==> flow/design.v <==
module rst_gen (
	input 			clk_i,
	input 			rst_i,
	output			rst_o
);
reg [2:0]	rst_cpt;
always @(posedge clk_i) begin
	if (rst_i)
		rst_cpt = 3'b0;
	else begin
		if (rst_cpt == 3'b100)
			rst_cpt = rst_cpt;
		else
			rst_cpt = rst_cpt + 3'b1;
	end
end
assign rst_o = !rst_cpt[2];
endmodule
`timescale 1p/1ps
module HVSync(
    input clk_i,
    input rst_i,
    output hsync_o,
    output vsync_o,
    output display_on,
    output [9:0] hpos,
    output [8:0] vpos);
localparam H_DISPLAY = 640;   
localparam H_FRONT = 8;       
localparam H_SYNC = 96;       
localparam H_BACK = 40;       
localparam V_SYNC = 4;        
localparam V_BACK = 25;       
localparam V_TOP = 4;         
localparam V_DISPLAY = 480;   
localparam V_BOTTOM = 14;     
localparam H_SYNC_START = H_DISPLAY + H_FRONT;
localparam H_SYNC_END = H_DISPLAY + H_FRONT + H_SYNC - 1;
localparam H_MAX = H_DISPLAY + H_BACK + H_FRONT + H_SYNC - 1; 
localparam V_SYNC_START = V_DISPLAY + V_BOTTOM;
localparam V_SYNC_END = V_DISPLAY + V_BOTTOM + V_SYNC - 1;
localparam V_MAX = V_DISPLAY + V_TOP + V_BOTTOM + V_SYNC - 1;
reg [9:0] hpos_count;
reg [8:0] vpos_count;
assign hpos = hpos_count;
assign vpos = vpos_count;
wire hpos_max = (hpos_count == H_MAX);
wire vpos_max = (vpos_count == V_MAX);
assign display_on = (hpos_count < H_DISPLAY) && (vpos_count < V_DISPLAY);
always@(posedge clk_i)
begin
    if(rst_i)
    begin
        hpos_count <= 0;
    end else begin
        hsync_o <= ~(hpos_count >= H_SYNC_START
                    && hpos_count <= H_SYNC_END);
        if(hpos_max)
            hpos_count <= 0;
        else
            hpos_count <= hpos_count + 1'b1;
    end
end
always@(posedge clk_i)
begin
    if(rst_i)
    begin
        vpos_count <= 0;
    end else begin
        vsync_o <= ~(vpos_count >= V_SYNC_START
                  && vpos_count <= V_SYNC_END);
        if(hpos_max)
            if(vpos_max)
                vpos_count <= 0;
            else
                vpos_count <= vpos_count + 1'b1;
    end
end
endmodule
`timescale 1ps/1ps
module SimpleVga #(
    parameter CLK_PER_NS = 40
)
(
    input clk_i,
    output red_o,
    output green_o,
    output blue_o,
    output vsync_o,
    output hsync_o
);
reg reset;
rst_gen rst_inst (.clk_i(clk_i), .rst_i(1'b0), .rst_o(reset));
wire display_on;
wire [9:0] hpos;
wire [8:0] vpos;
HVSync hvs(
    .clk_i(clk_i),
    .rst_i(reset),
    .hsync_o(hsync_o),
    .vsync_o(vsync_o),
    .display_on,
    .hpos(hpos),
    .vpos(vpos)
);
localparam SQWIDTH = 2;
localparam HWIDTH = 640;
localparam VWIDTH = 480;
wire square =    ((hpos >= 0) && (hpos <= SQWIDTH))
              || ((hpos <= (HWIDTH - 1)) && (hpos >= (HWIDTH - SQWIDTH - 1)))
              || ((vpos >= 0) && (vpos <= SQWIDTH))
              || ((vpos <= VWIDTH - 1) && (vpos >= VWIDTH - SQWIDTH - 1));
assign red_o = display_on & ((hpos[4] == 1'b1) | square);
assign green_o = display_on & ((hpos[5] == 1'b1) | square);
assign blue_o = display_on & ((hpos[6] == 1'b1) | square);
endmodule
* Reports on SimpleVga *
What the tools print for SimpleVga, step after step.
Lines are those of the file above, counted from 1.
Operators carry their Yosys type and port widths (W data, S select, Z words).
Library cell names are shortened.
A cell with -- has no value.

inputs
  top module = SimpleVga
  clock port = clk_i
  library = sky130hd
  timing corner = tt_025C_1v80

* After elaboration *
Yosys after proc, flatten, opt, wreduce and memory -nomap, before mapping. Enables and synchronous resets that opt folds into registers are not counted as muxes. Memory bits, and registers merged into a memory's read port (data or address), are not among the register bits. Print and check cells are not counted. Equal cells are merged and count once.

word-level totals
  flip-flop bits (word level) = 24
  output and inout port bits = 5
  cells after elaboration = 46

cells by class
  bitwise logic cells = 9
  muxes and demuxes = 1
  $lt $le $gt $ge = 14
  eq/ne operators = 3
  reduce/logical cells = 11
  add/subtract/negate cells = 3

operators with widths
  cell                     number
  $ge A10 B10 Y1 const B   2
  $le A10 B10 Y1 const B   2
  $ge A9 B9 Y1 const B     2
  $le A9 B9 Y1 const B     2
  $add A10 B1 Y10 const B  1
  $ge A10 B1 Y1 const B    1
  $lt A10 B10 Y1 const B   1
  $eq A10 B10 Y1 const B   1
  $le A10 B2 Y1 const B    1
  $add A9 B1 Y9 const B    1
  $ge A9 B1 Y1 const B     1
  $le A9 B2 Y1 const B     1
  $lt A9 B9 Y1 const B     1
  $eq A9 B9 Y1 const B     1
  $mux W9                  1
  $logic_and A1 B1 Y1      7
  $and A1 B1 Y1            3
  $or A1 B1 Y1             3
  $logic_or A1 B1 Y1       3
  $not A1 Y1               3
  $add A3 B1 Y3 const B    1
  $eq A3 B3 Y1 const B     1
  $reduce_or A2 Y1         1

* Depth *
Longest topological path by Yosys (ltp), each cell counted once; first at word level (registers and memories cut), then after technology mapping (sequential cells cut; the memories' decode and read muxes count).

logic depth
  depth in word-level cells = 7
  ABC_AREA = 0
  depth in mapped cells = 7

* After synthesis *
The flow's flattened synthesis, as Yosys stat reports it; memories are mapped. The netlist is that of the ABC_AREA named above (0 if unset); the other value can give another one.
Totals and module areas in this step are rounded.

mapped netlist
  buffer cells = 5
  mapped area = 1330 um^2
  cells in the netlist = 150
  mapped flip-flops = 24

cells by type
  type       number  total area (um^2)
  dfxtp_1    19      380.365
  edfxtp_1   5       150.144
  ha_1       9       112.608
  xor2_1     7       61.309
  nor2_1     15      56.304
  a21oi_1    9       45.043
  or3_1      7       43.792
  nand3_1    8       40.038
  inv_1      10      37.536
  nand2_1    10      37.536
  nand4_1    6       37.536
  o2111ai_1  3       26.275
  xnor2_1    3       26.275
  and3_1     4       25.024
  o21ai_0    5       25.024
  o31ai_1    3       22.522
  or4_1      3       22.522
  and4_1     2       17.517

Not listed: further types 15, cells in them 22.
By module: a second synthesis without flattening, with its own total; a netlist apart from the flattened one above.

second synthesis, totals
  cells (unflattened synthesis) = 152
  area (unflattened synthesis) = 1330 um^2

Each row is one instance without its submodules.

modules
  module     sequential area (um^2)  cells  instances  area (um^2)
  HVSync     440                     115    1          1030
  rst_gen    60.1                    17     1          158
  SimpleVga  0.0                     20     1          143

* Path before layout *
Source: OpenSTA report_checks on the synthesized netlist (no wires, ideal clock, input and output delay 20% of the period each), path of least setup slack; recovery checks are left aside. Register names are those of the netlist, which keeps one name where synthesis merged equal registers.

timing path post-synthesis
  kind = flip-flop to output port
  from = register hvs.vpos_count[0]
  to = output blue_o
  output delay = 0.528 ns
  data arrival time = 1.683 ns
  setup slack = 0.429 ns
  time at the first pin = 0.000 ns
  path delay = 1.683 ns
  clock period = 2.64 ns
  stages = 6
  synthesis period reached = 2.211 ns

"path delay" is the arrival time less input delay plus setup time.
A path that ends at an output port has no setup time.
"stages" counts driving pins, that of a launching flip-flop among them; a cell with two outputs on the path counts twice.
"synthesis period reached" is the clock period less the worst setup slack; recovery checks do not enter. This is arithmetic on one report: input and output delays are still those of the set period (20% each).
The rows between start and end are the longest chain of elaborated cells between them; the timing report does not say that the signal goes this way. Where chains are equally long, one stands for them.
Each line given opens the expression or statement behind the cell; cells for indexed reads and writes are added by Yosys, which also makes memories of some case tables.
A register here has more assigning lines than the two given.

between the ends, post-synthesis
  cell sequence = dfxtp_1 > ha_1 > and3b_1 > or4_1 > and4_1 > a21oi_1
  cells in the longest elaborated chain = 6

ends and longest elaborated chain, post-synthesis
  what                             RTL line  text
  start, declared                  44        reg [8:0] vpos_count;
  start, assigned                  68        vpos_count <= 0;
  start, assigned                  76        vpos_count <= vpos_count + 1'b1;
  $ge A9 B1 Y1                     111       || ((vpos >= 0) && (vpos <= SQWIDTH))
  $logic_and A1 B1 Y1              111
  $logic_or A1 B1 Y1 (2 in a row)  109       wire square =    ((hpos >= 0) && (hpos <= SQWIDTH))
  $or A1 B1 Y1                     115       assign blue_o = display_on & ((hpos[6] == 1'b1) | square);
  $and A1 B1 Y1                    115
  end, declared                    88        output blue_o,

* Timing after layout *
Path of least setup slack in the final report of record 1 (OpenROAD, finished layout, wires in). Where an end is a register, its clock arrival counts in the times.

timing path post-layout
  kind = flip-flop to output port
  from = register hvs.vpos_count[0]
  to = output green_o
  stages = 7
  setup slack = 0.13 ns
  clock period = 2.6 ns
  data arrival time = 1.95 ns
  output delay = 0.52 ns
  time at the first pin = 0.28 ns

The rows between start and end are the longest chain of elaborated cells between them; the timing report does not say that the signal goes this way. Where chains are equally long, one stands for them.
A register here has more assigning lines than the two given.

between the ends, post-layout
  cell sequence = dfxtp_4 > ha_1 > and3b_1 > or4_1 > and4_4 > a21oi_1 > buf_2
  cells in the longest elaborated chain = 6

ends and longest elaborated chain, post-layout
  what                             RTL line  text
  start, declared                  44        reg [8:0] vpos_count;
  start, assigned                  68        vpos_count <= 0;
  start, assigned                  76        vpos_count <= vpos_count + 1'b1;
  $ge A9 B1 Y1                     111       || ((vpos >= 0) && (vpos <= SQWIDTH))
  $logic_and A1 B1 Y1              111
  $logic_or A1 B1 Y1 (2 in a row)  109       wire square =    ((hpos >= 0) && (hpos <= SQWIDTH))
  $or A1 B1 Y1                     114       assign green_o = display_on & ((hpos[5] == 1'b1) | square);
  $and A1 B1 Y1                    114
  end, declared                    87        output green_o,

Hand-over note for SimpleVga

SimpleVga through Yosys and OpenROAD on sky130hd: 2 stored runs, unordered, with their settings and measured results. The constraints put input and output delay at 20% of the set period each and load the outputs with 0.01 pF.
"clock period reached" is the run's clock period less its worst setup slack. It is reckoned from that one timing run; input and output delays stay at 20% of the period that was set.
"worst setup path time" means the part of the period allowed to the worst setup path (the constraints hold back 20% at inputs and 20% at outputs) less its slack; where the path has registers, the arrival times of their clocks count too.
"power consumption" rests on the timing tool's default activity at the inputs, not on a simulated workload.
Results are given in rounded form.
Settings: - = not set for that run.

item                                     record 1                  record 2
period_ns                                2.6                       3.32
CORE_UTILIZATION                         30                        30
PLACE_DENSITY_LB_ADDON                   0.24                      0.11
GPL_TIMING_DRIVEN                        0                         0
GPL_ROUTABILITY_DRIVEN                   0                         -
CTS_CLUSTER_SIZE                         49                        -
SLEW_MARGIN                              20                        35
MIN_ROUTING_LAYER                        met1                      met1
MAX_ROUTING_LAYER                        met5                      -
CAP_MARGIN                               20                        20
CORE_MARGIN                              2                         9
CORE_ASPECT_RATIO                        -                         1.61
CELL_PAD_IN_SITES_GLOBAL_PLACEMENT       -                         3
ABC_AREA                                 -                         0
CTS_CLUSTER_DIAMETER                     -                         394
smallest hold slack (ns)                 0.526                     0.526
die outline area (um^2)                  4970                      7210
total negative setup slack (ns)          0.000                     0.000
final design utilization (%)             35.9                      35.0
worst setup path time (ns)               1.95                      2.50
kind of the worst setup path             flip-flop to output port  flip-flop to output port
clock period reached (ns)                2.470                     3.168
worst setup slack after layout (ns)      0.130                     0.152
standard-cell area after routing (um^2)  1540                      1490
power consumption (mW)                   0.714                     0.475
post-synthesis cell area (um^2)          1330                      1330

End of note.
