==> flow/design.v <==
module rst_gen (
	input 			clk_i,
	input 			rst_i,
	output			rst_o
);
reg [2:0]	rst_cpt;
always @(posedge clk_i) begin
	if (rst_i)
		rst_cpt = 3'b0;
	else begin
		if (rst_cpt == 3'b100)
			rst_cpt = rst_cpt;
		else
			rst_cpt = rst_cpt + 3'b1;
	end
end
assign rst_o = !rst_cpt[2];
endmodule
`timescale 1ns/1ps
module CountDeCount #(
    parameter OUT_REG_SIZE = 8,
    parameter INT_REG_SIZE = 64
)(
    input clk_i,
    input rst_i,
    input inc_i,
    input dec_i,
    output reg [OUT_REG_SIZE-1:0] pos_o
);
reg [INT_REG_SIZE-1:0] counter;
assign pos_o = counter[INT_REG_SIZE-1:INT_REG_SIZE-OUT_REG_SIZE];
always @(posedge clk_i or posedge rst_i)
begin
    if(rst_i)
    begin
        counter = {INT_REG_SIZE{1'b0}};
    end
    else begin
        if(inc_i & !dec_i & (counter < {INT_REG_SIZE{1'b1}}))
            counter <= counter + 1'b1;
        else if(!inc_i & dec_i & (counter > {INT_REG_SIZE{1'b0}}))
            counter <= counter - 1'b1;
    end
end
endmodule
`timescale 1ns/1ps
module PadServo #(
    parameter CLK_PER_NS = 40
)(
    input clk_i,
    output dclock_o,
    output dlatch_o,
    input sdata_i,
    output srv_o,
);
reg reset;
rst_gen rst_inst (.clk_i(clk_i), .rst_i(1'b0), .rst_o(reset));
wire [15:0] snes_reg;
SNesPad #(
    .CLK_PER_NS(CLK_PER_NS),
    .REG_SIZE(16)
) snespad (
    .clk_i(clk_i),
    .rst_i(reset),
    .dclock_o(dclock_o),
    .dlatch_o(dlatch_o),
    .sdata_i(sdata_i),
    .vdata_o(snes_reg)
);
wire [7:0] position;
CountDeCount #(
    .OUT_REG_SIZE(8),
    .INT_REG_SIZE(24),
) cdct (
    .clk_i(clk_i),
    .rst_i(reset),
    .inc_i(snes_reg[8]),
    .dec_i(snes_reg[9]),
    .pos_o(position)
);
SimpleServo sso (
    .clk_i(clk_i),
    .rst_i(reset),
    .en_i(1'b1),
    .position_i(position),
    .srv_o(srv_o)
);
endmodule
`timescale 1ps/1ps
module SimpleServo #(
    parameter CLK_PER_NS = 40,
    parameter N = 8
)
(
    input clk_i,
    input rst_i,
    input en_i,
    input [N-1:0] position_i,
    output srv_o
);
reg [($clog2(1 + (1_000_000/CLK_PER_NS)))-1:0] mscounter;
reg ms_pulse;
always @(posedge clk_i or posedge rst_i)
begin
    if(rst_i)
    begin
        mscounter <= 0;
        ms_pulse <= 1'b0;
    end
    else
        begin
            ms_pulse <= 1'b0;
            if(!en_i)
                mscounter <= 0;
            else if(mscounter >= (1_000_000/CLK_PER_NS))
            begin
                mscounter <= 0;
                ms_pulse <= 1'b1;
            end
            else 
            begin
                mscounter <= mscounter + 1'b1;
            end
        end
end
reg [7:0] counter18ms;
always @(posedge clk_i or posedge rst_i)
begin
    if(rst_i)
        counter18ms <= 0;
    else if(state_reg == s_low18ms)
        begin
            if(ms_pulse)
                counter18ms <= counter18ms + 1'b1;
        end
    else
        counter18ms <= 0;
end
reg [($clog2(1 + ((1_000_000/CLK_PER_NS)/2**N)))-1:0] pulsecounter;
reg [N-1: 0] pulsecount;
always @(posedge clk_i or posedge rst_i)
begin
    if(rst_i)
    begin
        pulsecount <= 0;
        pulsecounter <= 0;
    end
    else
        if (state_reg == s_pulseon || state_reg == s_pulseoff)
           begin
               if(pulsecounter >= ((1_000_000/CLK_PER_NS)/(2**N)))
               begin
                   pulsecounter <= 0;
                   pulsecount <= pulsecount + 1;
               end
               else
                   pulsecounter <= pulsecounter + 1;
           end
        else
        begin
            pulsecounter <= 0;
            pulsecount <= 0;
        end
end
localparam [2:0] s_init     = 3'h0,
                 s_pulse1ms = 3'h1,
                 s_pulseon  = 3'h2,
                 s_pulseoff = 3'h3,
                 s_low18ms  = 3'h4;
reg [2:0] state_reg, state_next;
always @(posedge clk_i or posedge rst_i)
    if(rst_i)
        state_reg <= s_init;
    else
        state_reg <= state_next;
always @*
begin
    case(state_reg)
        s_init: if(ms_pulse)
                    state_next = s_pulse1ms;
                else
                    state_next = state_reg;
        s_pulse1ms:
            if(!en_i)
                state_next = s_init;
            else if(ms_pulse)
                state_next = s_pulseon;
            else
                state_next = state_reg;
        s_pulseon :
            if(!en_i)
                state_next = s_init;
            else if(pulsecount >= position_i)
                state_next = s_pulseoff;
            else
                state_next = state_reg;
        s_pulseoff:
            if(!en_i)
                state_next = s_init;
            else if(ms_pulse)
                state_next = s_low18ms;
            else
                state_next = state_reg;
        s_low18ms :
            if(!en_i)
                state_next = s_init;
            else if(counter18ms >= 20 - 3)
                state_next = s_init;
            else
                state_next = state_reg;
        default:
            state_next = s_init;
    endcase;
end
assign srv_o = en_i && ((state_reg == s_pulse1ms) || (state_reg == s_pulseon));
endmodule
`timescale 1ns/1ps
module SNesPad #(
    parameter CLK_PER_NS = 40,
    parameter REG_SIZE = 16
)(
    input clk_i,
    input rst_i,
    output dclock_o,
    output dlatch_o,
    input sdata_i,
    output reg [REG_SIZE-1:0] vdata_o
);
reg [15:0] tmpdata;
reg [4:0] indexcnt;
reg [($clog2(1 + (500_000/CLK_PER_NS)))-1:0] hmscounter;
reg hms_pulse;
always @(posedge clk_i or posedge rst_i)
begin
    if(rst_i)
    begin
        hmscounter <= 0;
        hms_pulse <= 1'b1;
    end else begin
        hms_pulse <= 1'b0;
        if(hmscounter >= (500_000/CLK_PER_NS))
        begin
            hmscounter <= 0;
            hms_pulse <= 1'b1;
        end else begin
            hmscounter <= hmscounter + 1'b1;
        end
    end
end
reg sdata_tmp, sdata_s;
always @(posedge clk_i or posedge rst_i)
begin
    if(rst_i)
    begin
        sdata_tmp <= 1'b0;
        sdata_s <= 1'b0;
    end
    else begin
        sdata_tmp <= sdata_i;
        sdata_s <= sdata_tmp;
    end
end
localparam [2:0] s_init   = 3'b000,
                 s_latch  = 3'b001,
                 s_schigh = 3'b010,
                 s_sclow  = 3'b011,
                 s_valid  = 3'b100;
reg [2:0] state_reg, state_next;
always @(posedge clk_i or posedge rst_i)
    if(rst_i)
        state_reg <= s_init;
    else
        state_reg <= state_next;
always @*
begin
    case(state_reg)
        s_init:
            if(hms_pulse)
                state_next = s_latch;
            else
                state_next = state_reg;
        s_latch:
            if(hms_pulse)
                state_next = s_sclow;
            else
                state_next = state_reg;
        s_sclow:
            if(hms_pulse)
            begin
                if(indexcnt == (REG_SIZE - 1))
                    state_next = s_valid;
                else
                    state_next = s_schigh;
            end else
                state_next = state_reg;
        s_schigh:
            if(hms_pulse)
                state_next = s_sclow;
            else
                state_next = state_reg;
        s_valid:
            if(hms_pulse)
                state_next = s_init;
            else
                state_next = state_reg;
        default:
            state_next = s_init;
    endcase;
end
always @(posedge clk_i or posedge rst_i)
begin
    if(rst_i) begin
        tmpdata <= 0;
        indexcnt <= 0;
    end else begin
        if(hms_pulse) begin
            if(state_reg == s_latch) begin
                tmpdata <= {tmpdata[14:0], sdata_s};
            end
            else if(state_reg == s_schigh) begin
                indexcnt <= indexcnt + 1'b1;
                tmpdata <= {tmpdata[14:0], sdata_s};
            end
            else if(state_reg == s_init)
            begin
                indexcnt <= 0;
                tmpdata <= 0;
            end
            else if(state_reg == s_valid)
            begin
                vdata_o <= tmpdata;
            end
        end
    end
end
assign dclock_o = (state_reg == s_schigh);
assign dlatch_o = (state_reg == s_init || state_reg == s_latch);
endmodule
## From RTL to reports: PadServo

The steps from the RTL of PadServo to its reports follow in flow order.
Line numbers count from 1 in the design file above.
Library cell names are shortened.
The mark - stands for no value.

- Design top: PadServo
- Clock input: clk_i
- Cell library: sky130hd
- Corner: tt_025C_1v80

## Word level

Counts by Yosys on the flattened word-level netlist (proc, flatten, opt, wreduce; memories kept). Register bits leave out memories and registers merged into their read ports (data or address). Print and check cells are left out. Cells with the same type and inputs are merged into one.

- Add/sub/neg operators: 9
- $lt $le $gt $ge: 7
- Equality and inequality tests: 21
- Multiplexer cells: 29
- Bitwise gates (word level): 7
- Reduce/logical cells: 16

Operators with widths:

| cell | count |
|---|---|
| 2-to-1 mux 24 bit | 2 |
| 2-to-1 mux 8 bit | 4 |
| 2-to-1 mux 3 bit | 10 |
| 2-to-1 mux 10 bit | 3 |
| adder 24 x 1 -> 24 bit (second input constant) | 1 |
| subtractor 24 x 1 -> 24 bit (second input constant) | 1 |
| > comparator 24 x 1 -> 1 bit (second input constant) | 1 |
| < comparator 24 bit (second input constant) | 1 |
| != test 2 x 1 -> 1 bit (second input constant) | 10 |
| adder 8 x 1 -> 8 bit (second input constant) | 2 |
| adder 15 x 1 -> 15 bit (second input constant) | 1 |
| greater-or-equal comparator 15 bit (second input constant) | 1 |
| parallel mux 3 bit (select 5 bit) | 1 |
| 2-to-1 mux 15 bit | 1 |
| adder 14 x 1 -> 14 bit (second input constant) | 1 |
| greater-or-equal comparator 14 bit (second input constant) | 1 |
| 2-to-1 mux 14 bit | 1 |
| 2-to-1 mux 7 bit | 2 |
| equality test 3 x 2 -> 1 bit (second input constant) | 4 |
| parallel mux 3 bit (select 4 bit) | 1 |
| 2-to-1 mux 5 bit | 2 |
| equality test 3 bit (second input constant) | 3 |
| greater-or-equal comparator 8 x 5 -> 1 bit (second input constant) | 1 |
| greater-or-equal comparator 8 bit | 1 |
| adder 7 x 1 -> 7 bit (second input constant) | 1 |
| greater-or-equal comparator 7 bit (second input constant) | 1 |
| equality test 3 x 1 -> 1 bit (second input constant) | 2 |
| logical NOT 3 bit | 2 |

Not listed: further kinds 17, cells in them 27.

- Bits in registers: 114
- Input bits: 2
- Output and inout bits: 3
- Cells after elaboration: 105

## Longest topological paths

Longest topological path by Yosys (ltp), each cell counted once; first at word level (registers and memories cut), then after technology mapping (sequential cells cut; the memories' decode and read muxes count).

- Depth in word-level cells: 5
- ABC_AREA: 0
- Mapped depth: 14
- Gate-level depth less buffers: 13

## Mapped cells and area

Yosys stat after the flow's synthesis: flattened, memories mapped to cells. It holds for the ABC_AREA given above (unset counts as 0); a run with the other value may have another netlist.

Cells by type:

| type | count | total area (um^2) |
|---|---|---|
| dfrtp_1 | 102 | 2.55E+03 |
| ha_1 | 45 | 563.04 |
| xor2_1 | 33 | 289.027 |
| nor2_1 | 69 | 258.998 |
| xnor2_1 | 28 | 245.235 |
| nand2_1 | 58 | 217.709 |
| edfxtp_1 | 5 | 150.144 |
| a22o_1 | 15 | 131.376 |
| a21oi_1 | 26 | 130.125 |
| nand3_1 | 25 | 125.12 |
| nand4_1 | 19 | 118.864 |
| inv_1 | 30 | 112.608 |
| o21ai_1 | 21 | 105.101 |
| o21ai_0 | 20 | 100.096 |
| a21o_1 | 13 | 97.594 |
| dfstp_2 | 3 | 78.826 |
| and3_1 | 8 | 50.048 |
| nor4_1 | 8 | 50.048 |

Not listed: further types 40, cells in them 90.

- Standard cells after synthesis: 618
- Chip area (Yosys): 0.006047 mm^2
- Sequential part of the area: 0.0027814 mm^2
- Flip-flop cells: 110
- Buffers: 17

By module: a second synthesis without flattening, with its own total; a netlist apart from the flattened one above.

- Cells (unflattened synthesis): 713
- Area total of the unflattened synthesis: 0.0071869 mm^2

Rows give one instance, submodules left out.

Modules:

| module | instances | cells | area (mm^2) | seq. area (mm^2) |
|---|---|---|---|---|
| SimpleServo | 1 | 249 | 0.0024111 | 0.0011023 |
| SNesPad | 1 | 173 | 0.0023097 | 0.001559 |
| CountDeCount | 1 | 272 | 0.002301 | 0.0006006 |
| rst_gen | 1 | 17 | 0.0001577 | 0.0000601 |
| PadServo | 1 | 2 | 0.0000075 | 0 |

## Path before layout

Path of least setup slack by OpenSTA after synthesis, without wires, with an ideal clock, recovery checks aside; 20% of the period is set as input and as output delay. Where synthesis merged equal registers, the netlist keeps one of their names.

- Path kind: reg-to-reg
- Start point: register cdct.counter[22]
- End point: register cdct.counter[22]
- Clock period: 3670 ps
- Library setup time: 92 ps
- Launch time at the first pin: 0 ps
- Arrival time: 3564 ps
- Required time: 3578 ps
- Slack: 14 ps
- Path delay: 3656 ps
- Stages on the path: 14
- Path buffers: 0
- Synthesis period reached: 3656 ps

"path delay" = arrival - input delay + setup time.
"stages on the path": output pins that drive a net of the path, with the launching flip-flop's if there is one; two outputs of one cell count as two.
"synthesis period reached" is the clock period less the worst setup slack; recovery checks do not enter. This is arithmetic on one report: input and output delays are still those of the set period (20% each).
The rows between start and end are the longest chain of elaborated cells between them; the timing report does not say that the signal goes this way. Where chains are equally long, one stands for them.
Each line given opens the expression or statement behind the cell; cells for indexed reads and writes are added by Yosys, which also makes memories of some case tables.
A register here has more assigning lines than the two given.

- Cell sequence: dfrtp_1 -> nand4_1 -> or4_1 -> nor3_1 -> nor3b_1 -> inv_1 -> ha_1 -> a21o_1 -> a221oi_4 -> o21bai_2 -> a41oi_2 -> nor4b_1 -> o31a_1 -> o31ai_2
- Cells in the longest elaborated chain: 4
- Elaborated cells on any way between the ends: 9
- RTL lines with such cells: 4
- Classes of those cells: add/sub: 2; compare: 2; mux: 2; logic: 2; reduce/logical: 1

Ends and longest elaborated chain, after synthesis:

| element | line | text |
|---|---|---|
| start, declared | 30 | `reg [INT_REG_SIZE-1:0] counter;` |
| start, assigned | 40 | `counter <= counter + 1'b1;` |
| start, assigned | 42 | `counter <= counter - 1'b1;` |
| > comparator 24 x 1 -> 1 bit | 41 | `else if(!inc_i & dec_i & (counter > {INT_REG_SIZE{1'b0}}))` |
| AND 1 bit | 41 |  |
| 2-to-1 mux 24 bit | 41 |  |
| 2-to-1 mux 24 bit | 39 | `if(inc_i & !dec_i & (counter < {INT_REG_SIZE{1'b1}}))` |
| end, assigned | 40 |  |
| end, assigned | 42 |  |
| end, declared | 30 |  |

## Timing after layout

Path of least setup slack in the final report of flow run 2 (OpenROAD, finished layout, wires in). Where an end is a register, its clock arrival counts in the times.
The report prints the path's times to 10 ps; the period is as set.

- Path kind: reg-to-reg
- Start point: register cdct.counter[17]
- End point: register cdct.counter[22]
- Clock period: 2390 ps
- Library setup time: 80 ps
- Launch time at the first pin: 340 ps
- Arrival time: 3660 ps
- Required time: 2650 ps
- Slack: -1010 ps
- Stages on the path: 14
- Path buffers: 0

The rows between start and end are the longest chain of elaborated cells between them; the timing report does not say that the signal goes this way. Where chains are equally long, one stands for them.
A register here has more assigning lines than the two given.

- Cell sequence: dfrtp_1 -> nand4_1 -> or4_4 -> nor3_4 -> nor3b_4 -> bufinv_8 -> ha_4 -> a21o_1 -> a221oi_4 -> o21bai_4 -> a41oi_2 -> nor4b_2 -> o31a_1 -> o31ai_2
- Cells in the longest elaborated chain: 4
- Elaborated cells on any way between the ends: 9
- RTL lines with such cells: 4
- Classes of those cells: add/sub: 2; compare: 2; mux: 2; logic: 2; reduce/logical: 1

Ends and longest elaborated chain, after layout:

| element | line | text |
|---|---|---|
| start, declared | 30 | `reg [INT_REG_SIZE-1:0] counter;` |
| start, assigned | 40 | `counter <= counter + 1'b1;` |
| start, assigned | 42 | `counter <= counter - 1'b1;` |
| > comparator 24 x 1 -> 1 bit | 41 | `else if(!inc_i & dec_i & (counter > {INT_REG_SIZE{1'b0}}))` |
| AND 1 bit | 41 |  |
| 2-to-1 mux 24 bit | 41 |  |
| 2-to-1 mux 24 bit | 39 | `if(inc_i & !dec_i & (counter < {INT_REG_SIZE{1'b1}}))` |
| end, assigned | 40 |  |
| end, assigned | 42 |  |
| end, declared | 30 |  |

Top module PadServo; platform sky130hd; tools Yosys and OpenROAD; 2 stored runs in no particular order. Input and output delays are each 20% of the period that was set; the output load is 0.01 pF.
By "total power of the final layout" is meant OpenSTA's value without simulated activity: inputs other than the clock are taken to toggle once in ten clock periods, and the tool carries that through the logic.

### Flow run 1

Settings: `period_ns=2.92`, `CORE_UTILIZATION=68`, `SETUP_SLACK_MARGIN=-0.23`, `PLACE_DENSITY_LB_ADDON=0.06`, `CELL_PAD_IN_SITES_GLOBAL_PLACEMENT=3`, `TNS_END_PERCENT=40`, `CTS_CLUSTER_SIZE=13`, `MIN_ROUTING_LAYER=met1`, `CAP_MARGIN=20`, `CORE_MARGIN=2`, `SLEW_MARGIN=20`

Unfinished; error FLW-0024 in placement.

### Flow run 2

Settings: `period_ns=2.39`, `CORE_UTILIZATION=55`, `SETUP_SLACK_MARGIN=0.07`, `PLACE_DENSITY_LB_ADDON=0.18`, `CORE_ASPECT_RATIO=1.25`, `GPL_ROUTABILITY_DRIVEN=0`, `SLEW_MARGIN=15`, `CAP_MARGIN=20`, `CORE_MARGIN=2`

- Area of the standard cells in the finished layout: 0.0076986 mm^2
- Mapped cell area after synthesis: 0.006047 mm^2
- Total power of the final layout: 0.003316 W
- Utilization after layout: 0.722
- Total die area: 0.0118545 mm^2
- Worst setup slack after layout: -1008 ps
